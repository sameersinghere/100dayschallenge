==> flow/design.v <==
module uart_rx (
    input clk,
    input reset,
    input rx,
    output reg [7:0] data_out,
    output reg data_valid
);
    parameter CLOCK_FREQ = 50_000_000;  
    parameter BAUD_RATE = 115200;       
    parameter BAUD_VALUE = CLOCK_FREQ / BAUD_RATE / 16;  
    reg [3:0] bit_count;
    reg [7:0] rx_shift_reg;
    reg [15:0] baud_count;
    reg rx_sample;
    reg rx_last;
    always @(posedge clk or posedge reset) begin
        if (reset) begin
            baud_count <= 0;
            bit_count <= 0;
            rx_sample <= 1'b1;
            rx_last <= 1'b1;
            data_valid <= 1'b0;
        end else begin
            rx_last <= rx;
            if (!rx && rx_last) begin  
                baud_count <= BAUD_VALUE >> 1;  
                bit_count <= 0;
            end else if (baud_count == BAUD_VALUE - 1) begin
                baud_count <= 0;
                rx_sample <= rx;
                if (bit_count > 0 && bit_count < 9) begin
                    rx_shift_reg[bit_count - 1] <= rx_sample;
                end
                if (bit_count == 9) begin
                    data_out <= rx_shift_reg;
                    data_valid <= 1'b1;
                end else begin
                    data_valid <= 1'b0;
                end
                bit_count <= bit_count + 1;
            end else begin
                baud_count <= baud_count + 1;
            end
        end
    end
endmodule
Reports on uart_rx
What the tools print for uart_rx, step after step.
Line numbers count from 1 in the design file above.
Cell names lack the library's common part.
{ "inputs": {"top_module": "uart_rx", "clock_port": "clk", "library": "sky130hd", "lib_corner": "tt_025C_1v80"} }

Elaborated design
Yosys after proc, flatten, opt, wreduce and memory -nomap, before mapping. Memory bits, and registers merged into a memory's read port (data or address), are not among the register bits. Print and check cells are not counted. Equal cells are merged and count once.
{ "classes": {"n_addsub": 4, "reduce_logical": 7, "shifts": 2, "compare": 2, "mux": 5, "logic": 5, "equal": 2} }
{ "ops": {"columns": ["op", "count"], "rows": [
  ["variable shift 1 x 33 -> 8 bit", 1],
  ["variable shift 1 x 33 -> 8 bit with constant A", 1],
  ["negator 32 -> 33 bit", 1],
  ["2-to-1 mux 16 bit", 2],
  ["adder 16 x 1 -> 16 bit with constant B", 1],
  ["equality test 16 x 5 -> 1 bit with constant B", 1],
  ["AND reduction 4 bit", 2],
  ["bitwise AND 8 bit", 1],
  ["OR 8 bit", 1],
  ["NOT 8 bit", 1],
  ["2-to-1 mux 4 bit", 2],
  ["subtractor 4 x 1 -> 5 bit with constant B", 1],
  ["adder 4 x 1 -> 4 bit with constant B", 1],
  ["greater-than comparator 4 x 1 -> 1 bit with constant B", 1],
  ["less-than comparator 4 bit with constant B", 1],
  ["equality test 4 bit with constant B", 1],
  ["logical AND 1 bit", 2],
  ["NOT 1 bit", 2],
  ["AND reduction 2 bit", 1],
  ["nonzero test 2 bit", 1],
  ["logical NOT 1 bit", 1],
  ["2-to-1 mux 1 bit", 1]
]} }
{ "word_totals": {"wordCells": 34, "register_bits": 39, "out_inout_bits": 9, "inputBits": 3} }

Depth
Longest topological path by Yosys (ltp), each cell counted once; first at word level (registers and memories cut), then after technology mapping (sequential cells cut; the memories' decode and read muxes count).
{ "logic_depth": {"ltp_word": 6, "ABC_AREA": 0, "mapped_depth": 12, "depth_no_buf": 10} }

Synthesis result
The flow's flattened synthesis, as Yosys stat reports it; memories are mapped. The netlist is that of the ABC_AREA named above (0 if unset); the other value can give another one.
{ "mapped": {"buffers": 8, "flip_flops": 39, "cells": 208, "seq_area_um2": 1058.5, "synth_area_um2": 2258.4} }
{ "types": {"columns": ["type", "count", "type_area_um2"], "rows": [
  ["dfrtp_1", 21, 525.504],
  ["edfxtp_1", 16, 480.461],
  ["ha_1", 13, 162.656],
  ["xnor2_1", 12, 105.101],
  ["nor2_1", 20, 75.072],
  ["o2111ai_1", 8, 70.067],
  ["mux2_2", 5, 56.304],
  ["dfstp_2", 2, 52.55],
  ["nand2_1", 14, 52.55],
  ["nor4_1", 7, 43.792],
  ["inv_1", 10, 37.536],
  ["nand3b_1", 5, 37.536],
  ["o21ai_0", 7, 35.034],
  ["mux2_1", 3, 33.782],
  ["or3_1", 5, 31.28],
  ["nand3_1", 5, 25.024],
  ["xnor3_2", 1, 23.773],
  ["nor4_4", 1, 21.27]
]} }
Not listed: further types 33, cells in them 53.

Worst setup path after synthesis
OpenSTA on the mapped netlist: ideal clock, no wires. The path of least setup slack (recovery checks aside). Input and output delay are each 20% of the period. Register names are those of the netlist, which keeps one name where synthesis merged equal registers.
{ "synth_path": {"kind": "register -> register", "startpoint": "reg bit_count[0]", "endpoint": "reg rx_shift_reg[3]", "setup_time_ns": 0.262, "stages": 13, "period_ns": 3.35, "n_path_buf": 2, "t_first_pin_ns": 0.000, "required_time_ns": 3.088, "setup_slack_ns": 0.079, "delay_ns": 3.271, "arrival_time_ns": 3.009, "synth_period_reached_ns": 3.271} }
"delay_ns" = arrival - input delay + setup time.
"stages": output pins that drive a net of the path, with the launching flip-flop's if there is one; two outputs of one cell count as two.
"synth_period_reached_ns" = period - worst setup slack (recovery checks aside). The figure is calculated, with input and output delays left at 20% of the set period.
Between the ends stands the longest chain of elaborated cells between them, by number of cells; it is not shown to be the way that was timed. Of several equally long chains one is given.
A line is the first line of the expression or statement that the cell stems from. Yosys adds cells for indexed reads and writes and turns some case tables into memories.
A register here has more assigning lines than the two given.
Where a signal picks the word or bit written, the line may be left out of the assigning lines.
The path ends at the data pin of a flip-flop with enable; ways to the enable are not counted.
{ "synth_via": {"path_cell_list": "dfrtp_1 -> buf_2 -> inv_1 -> ha_1 -> buf_2 -> nor4b_1 -> a31oi_1 -> nand2b_1 -> ha_1 -> or3b_1 -> nor4_4 -> o2111ai_1 -> mux2_1", "elab_chain_cells": 6, "cells_between": 7, "cone_lines": 1, "classes_between": "add/sub: 2; shift: 2; logic: 3"} }
{ "synth_lines": {"columns": ["item", "line_no", "source"], "rows": [
  ["start, declared", 11, "reg [3:0] bit_count;"],
  ["start, assigned", 19, "bit_count <= 0;"],
  ["start, assigned", 40, "bit_count <= bit_count + 1;"],
  ["subtractor 4 x 1 -> 5 bit", 32, "rx_shift_reg[bit_count - 1] <= rx_sample;"],
  ["negator 32 -> 33 bit", 32, null],
  ["variable shift 1 x 33 -> 8 bit", 32, null],
  ["NOT 8 bit", 32, null],
  ["bitwise AND 8 bit", 32, null],
  ["OR 8 bit", 32, null],
  ["end, declared", 12, "reg [7:0] rx_shift_reg;"]
]} }

Timing after layout
Path of least setup slack in the final report of entry A (OpenROAD, finished layout, wires in). Where an end is a register, its clock arrival counts in the times.
{ "layout_path": {"kind": "register -> register", "startpoint": "reg bit_count[0]", "endpoint": "reg rx_shift_reg[0]", "n_path_buf": 0, "stages": 11, "setup_slack_ns": 0.80, "arrival_time_ns": 3.52, "setup_time_ns": 0.25, "period_ns": 4.3, "required_time_ns": 4.32, "t_first_pin_ns": 0.27} }
Between the ends stands the longest chain of elaborated cells between them, by number of cells; it is not shown to be the way that was timed. Of several equally long chains one is given.
A register here has more assigning lines than the two given.
Where a signal picks the word or bit written, the line may be left out of the assigning lines.
The path ends at the data pin of a flip-flop with enable; ways to the enable are not counted.
{ "layout_via": {"path_cell_list": "dfrtp_2 -> inv_1 -> ha_1 -> nor4b_1 -> a31oi_1 -> nand2b_1 -> ha_1 -> or4b_1 -> nor4_1 -> o2111ai_1 -> mux2_1", "elab_chain_cells": 6, "cells_between": 7, "cone_lines": 1, "classes_between": "add/sub: 2; shift: 2; logic: 3"} }
{ "layout_lines": {"columns": ["item", "line_no", "source"], "rows": [
  ["start, declared", 11, "reg [3:0] bit_count;"],
  ["start, assigned", 19, "bit_count <= 0;"],
  ["start, assigned", 40, "bit_count <= bit_count + 1;"],
  ["subtractor 4 x 1 -> 5 bit", 32, "rx_shift_reg[bit_count - 1] <= rx_sample;"],
  ["negator 32 -> 33 bit", 32, null],
  ["variable shift 1 x 33 -> 8 bit", 32, null],
  ["NOT 8 bit", 32, null],
  ["bitwise AND 8 bit", 32, null],
  ["OR 8 bit", 32, null],
  ["end, declared", 12, "reg [7:0] rx_shift_reg;"]
]} }

2 stored runs of uart_rx in the flow (synthesis by Yosys, layout by OpenROAD, sky130hd cells), in arbitrary order. Constraints: input delay and output delay 20% of the set period each, output load 0.01 pF.
"period achieved" = clock period - worst setup slack. The figure is calculated, with input and output delays left at 20% of the set period.
"worst path time": the worst setup path's part of the clock period (all of it between registers, 20% less for each end at a port) less its slack. A launch clock that arrives late makes it longer, a capture clock that arrives late makes it shorter.
By "total power after layout" is meant OpenSTA's value without simulated activity: inputs other than the clock are taken to toggle once in ten clock periods, and the tool carries that through the logic.

==> entry A: settings <==
{ "period_ns": 4.3, "CORE_UTILIZATION": 16, "SETUP_SLACK_MARGIN": 0.58, "CORE_MARGIN": 7, "CELL_PAD_IN_SITES_DETAIL_PLACEMENT": 1, "TNS_END_PERCENT": 10, "GPL_ROUTABILITY_DRIVEN": 1, "MIN_ROUTING_LAYER": "met2", "MAX_ROUTING_LAYER": "met5", "CAP_MARGIN": 20, "SLEW_MARGIN": 20 }
==> entry A: results <==
overall die area: 17637.2 µm²
worst setup slack after layout: 0.805 ns
total negative setup slack: 0.000 ns
worst path time: 3.50 ns
critical path kind: register -> register
total power after layout: 1007 µW
period achieved: 3.495 ns
standard-cell area of the final layout: 2700.1 µm²
area of the synthesized netlist: 2258.4 µm²
utilization after routing: 0.195
worst-case hold slack: 0.450 ns

==> entry B: settings <==
{ "period_ns": 2.4, "CORE_UTILIZATION": 63, "SETUP_SLACK_MARGIN": 0.38, "PLACE_DENSITY_LB_ADDON": 0.13, "HOLD_SLACK_MARGIN": 0.02, "CORE_ASPECT_RATIO": 1.6, "GPL_TIMING_DRIVEN": 0, "GPL_ROUTABILITY_DRIVEN": 0, "MIN_ROUTING_LAYER": "met1", "CAP_MARGIN": 20, "CORE_MARGIN": 2, "SLEW_MARGIN": 20 }
==> entry B: results <==
overall die area: 4093.2 µm²
worst setup slack after layout: -0.708 ns
total negative setup slack: -5.315 ns
worst path time: 3.11 ns
critical path kind: register -> register
total power after layout: 1911 µW
period achieved: 3.108 ns
standard-cell area of the final layout: 3005.4 µm²
area of the synthesized netlist: 2258.4 µm²
utilization after routing: 0.872
worst-case hold slack: 0.445 ns

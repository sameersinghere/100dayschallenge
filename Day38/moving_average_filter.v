==> flow/design.v <==
module moving_average_filter (
  input wire clk,
  input wire rst,
  input wire [15:0] data_in,  
  output reg [15:0] data_out  
);
  parameter N = 4;
  reg [15:0] shift_reg [0:N-1];
  reg [15:0] sum;
  always @(posedge clk or posedge rst) begin
    if (rst) begin
      for (int i = 0; i < N; i = i + 1) begin
        shift_reg[i] <= 16'b0;
      end
      sum <= 16'b0;
      data_out <= 16'b0;
    end else begin
      for (int i = N-1; i > 0; i = i - 1) begin
        shift_reg[i] <= shift_reg[i-1];
      end
      shift_reg[0] <= data_in;
      sum <= shift_reg[0];
      for (int i = 1; i < N; i = i + 1) begin
        sum <= sum + shift_reg[i];
      end
      data_out <= sum >> $clog2(N);
    end
  end
endmodule
# Reports on moving_average_filter
# What the tools print for moving_average_filter, step after step.
# Lines are those of the file above, counted from 1.
# Operators carry their Yosys type and port widths (W data, S select, Z words).
# Cell names lack the library's common part.
# The mark n/a stands for no value.
# inputs
top	moving_average_filter
clk_port	clk
library	sky130hd
pvt_corner	tt_025C_1v80

# Word-level counts
# Source: Yosys, flattened and elaborated. Widths are those after wreduce; folded enables and synchronous resets count as part of the registers. Registers that Yosys merges into a memory's read port (data or address) are not register bits. Print and check cells do not count. Equal cells are merged and count once.
# classes
compare	0
shifts	0
n_reduce_logical	0
n_div	0
n_mul	0
n_mux	0
n_eq	0
bitwise	0
addsub	1
# ops
op	count
$add A16 B16 Y16	1
# bits
rom_bits	0
wordCells	7
mem_count	0
latch_bits	0
reg_bits	94
ram_bits	0
clocked_rd_ports_x_width	0

# Longest topological paths
# Yosys ltp: most cells in a row. Word level: on the elaborated netlist, between registers, memories and ports. Mapped: between sequential cells and ports; inverters and the memories' decode and read muxes count.
# depth
word_depth	1
ABC_AREA	0
mapped_depth	7

# Netlist
# The flow's flattened synthesis, as Yosys stat reports it; memories are mapped. The netlist is that of the ABC_AREA named above (0 if unset); the other value can give another one.
# The area totals of this step are shown rounded.
# types
cell_type	count	type_area_um2
dfrtp_1	94	2.35E+03
ha_1	15	187.68
xor2_1	7	61.309
xnor2_1	5	43.792
a21oi_4	2	32.531
a21oi_1	6	30.029
nor3_1	6	30.029
inv_1	7	26.275
o221ai_4	1	26.275
o311ai_1	3	26.275
a211oi_2	2	25.024
a31oi_4	1	21.27
fa_1	1	20.019
o21ai_0	4	20.019
or4b_1	2	20.019
nand2_1	5	18.768
a221oi_1	2	17.517
a21o_1	2	15.014
# Not listed: further types 24, cells in them 40.
# synth_totals
cells	205
flip_flops	94
synth_area_um2	3230
seqArea_um2	2350

# Worst setup path after synthesis
# Source: OpenSTA report_checks on the synthesized netlist (no wires, ideal clock, input and output delay 20% of the period each), path of least setup slack; recovery checks are left aside. Register names are those of the netlist, which keeps one name where synthesis merged equal registers.
# synth_timing
kind	reg-to-reg
from	register sum[0]
to	register sum[14]
setup_time_ns	0.104
delay_ns	2.185
tclk_ns	3.98
t_first_pin_ns	0.000
setup_slack_ns	1.795
stages	8
arrival_ns	2.081
period_less_setup_slack_ns	2.185
# "delay_ns" = arrival - input delay + setup time.
# "stages": output pins that drive a net of the path, with the launching flip-flop's if there is one; two outputs of one cell count as two.
# "period_less_setup_slack_ns" is the clock period less the worst setup slack; recovery checks do not enter. This is arithmetic on one report: input and output delays are still those of the set period (20% each).
# The rows between start and end are the longest chain of elaborated cells between them; the timing report does not say that the signal goes this way. Where chains are equally long, one stands for them.
# Each line given opens the expression or statement behind the cell; cells for indexed reads and writes are added by Yosys, which also makes memories of some case tables.
# A register here has more assigning lines than the two given.
# synth_between
path_cell_list	dfrtp_1 ha_1 fa_1 a21oi_4 o221ai_4 a31oi_4 or4b_1 o311ai_1
elab_chain_len	1
cone_cells	1
classes_between	add/sub: 1
# synth_rtl
element	line	source
start, declared	9	reg [15:0] sum;
start, assigned	22	sum <= shift_reg[0];
start, assigned	24	sum <= sum + shift_reg[i];
$add A16 B16 Y16	24
end, assigned	22
end, assigned	24
end, declared	9

# Path in the finished layout
# Path of least setup slack in the final report of run 1 (OpenROAD, finished layout, wires in). Where an end is a register, its clock arrival counts in the times.
# layout_timing
kind	reg-to-reg
from	register sum[0]
to	register sum[14]
tclk_ns	1.8
stages	8
arrival_ns	2.34
t_first_pin_ns	0.35
setup_slack_ns	-0.28
setup_time_ns	0.09
# The rows between start and end are the longest chain of elaborated cells between them; the timing report does not say that the signal goes this way. Where chains are equally long, one stands for them.
# A register here has more assigning lines than the two given.
# layout_between
path_cell_list	dfrtp_1 ha_2 fa_2 a21oi_4 o221ai_4 a31oi_4 or4b_1 o311ai_1
elab_chain_len	1
cone_cells	1
classes_between	add/sub: 1
# layout_rtl
element	line	source
start, declared	9	reg [15:0] sum;
start, assigned	22	sum <= shift_reg[0];
start, assigned	24	sum <= sum + shift_reg[i];
$add A16 B16 Y16	24
end, assigned	22
end, assigned	24
end, declared	9

# 2 stored runs of moving_average_filter in the flow (synthesis by Yosys, layout by OpenROAD, sky130hd cells), in arbitrary order. Constraints: input delay and output delay 20% of the set period each, output load 0.01 pF.
# "clock_period_reached_ns" means the clock period less the worst setup slack. The figure is calculated, with input and output delays left at 20% of the set period.
# Measured values are rounded.
# Settings: - = not set for that run.
# A result given as - is not shown for that run.
run	period_ns	CORE_UTILIZATION	SETUP_SLACK_MARGIN	PLACE_DENSITY	CELL_PAD_IN_SITES_GLOBAL_PLACEMENT	CTS_CLUSTER_DIAMETER	CAP_MARGIN	CORE_MARGIN	SLEW_MARGIN	PLACE_DENSITY_LB_ADDON	HOLD_SLACK_MARGIN	CORE_ASPECT_RATIO	CELL_PAD_IN_SITES_DETAIL_PLACEMENT	ABC_AREA	GPL_TIMING_DRIVEN	GPL_ROUTABILITY_DRIVEN	CTS_CLUSTER_SIZE	setupTns_ns	design_die_area_um2	synth_chip_area_um2	ws_setup_ns	clock_period_reached_ns	finish.utilization_pct	fin_hold_ws_ns
run 1	1.8	44	0.25	0.62	1	159	20	2	20	-	-	-	-	-	-	-	-	-0.954	8040	3230	-0.281	2.081	59.8	0.350
run 2	1.6	61	-	-	0	-	20	7	30	0.11	0.27	0.71	1	1	1	1	61	-	-	-	-	-	-	-
# Run 2: incomplete, clock tree synthesis halted on DPL-0033
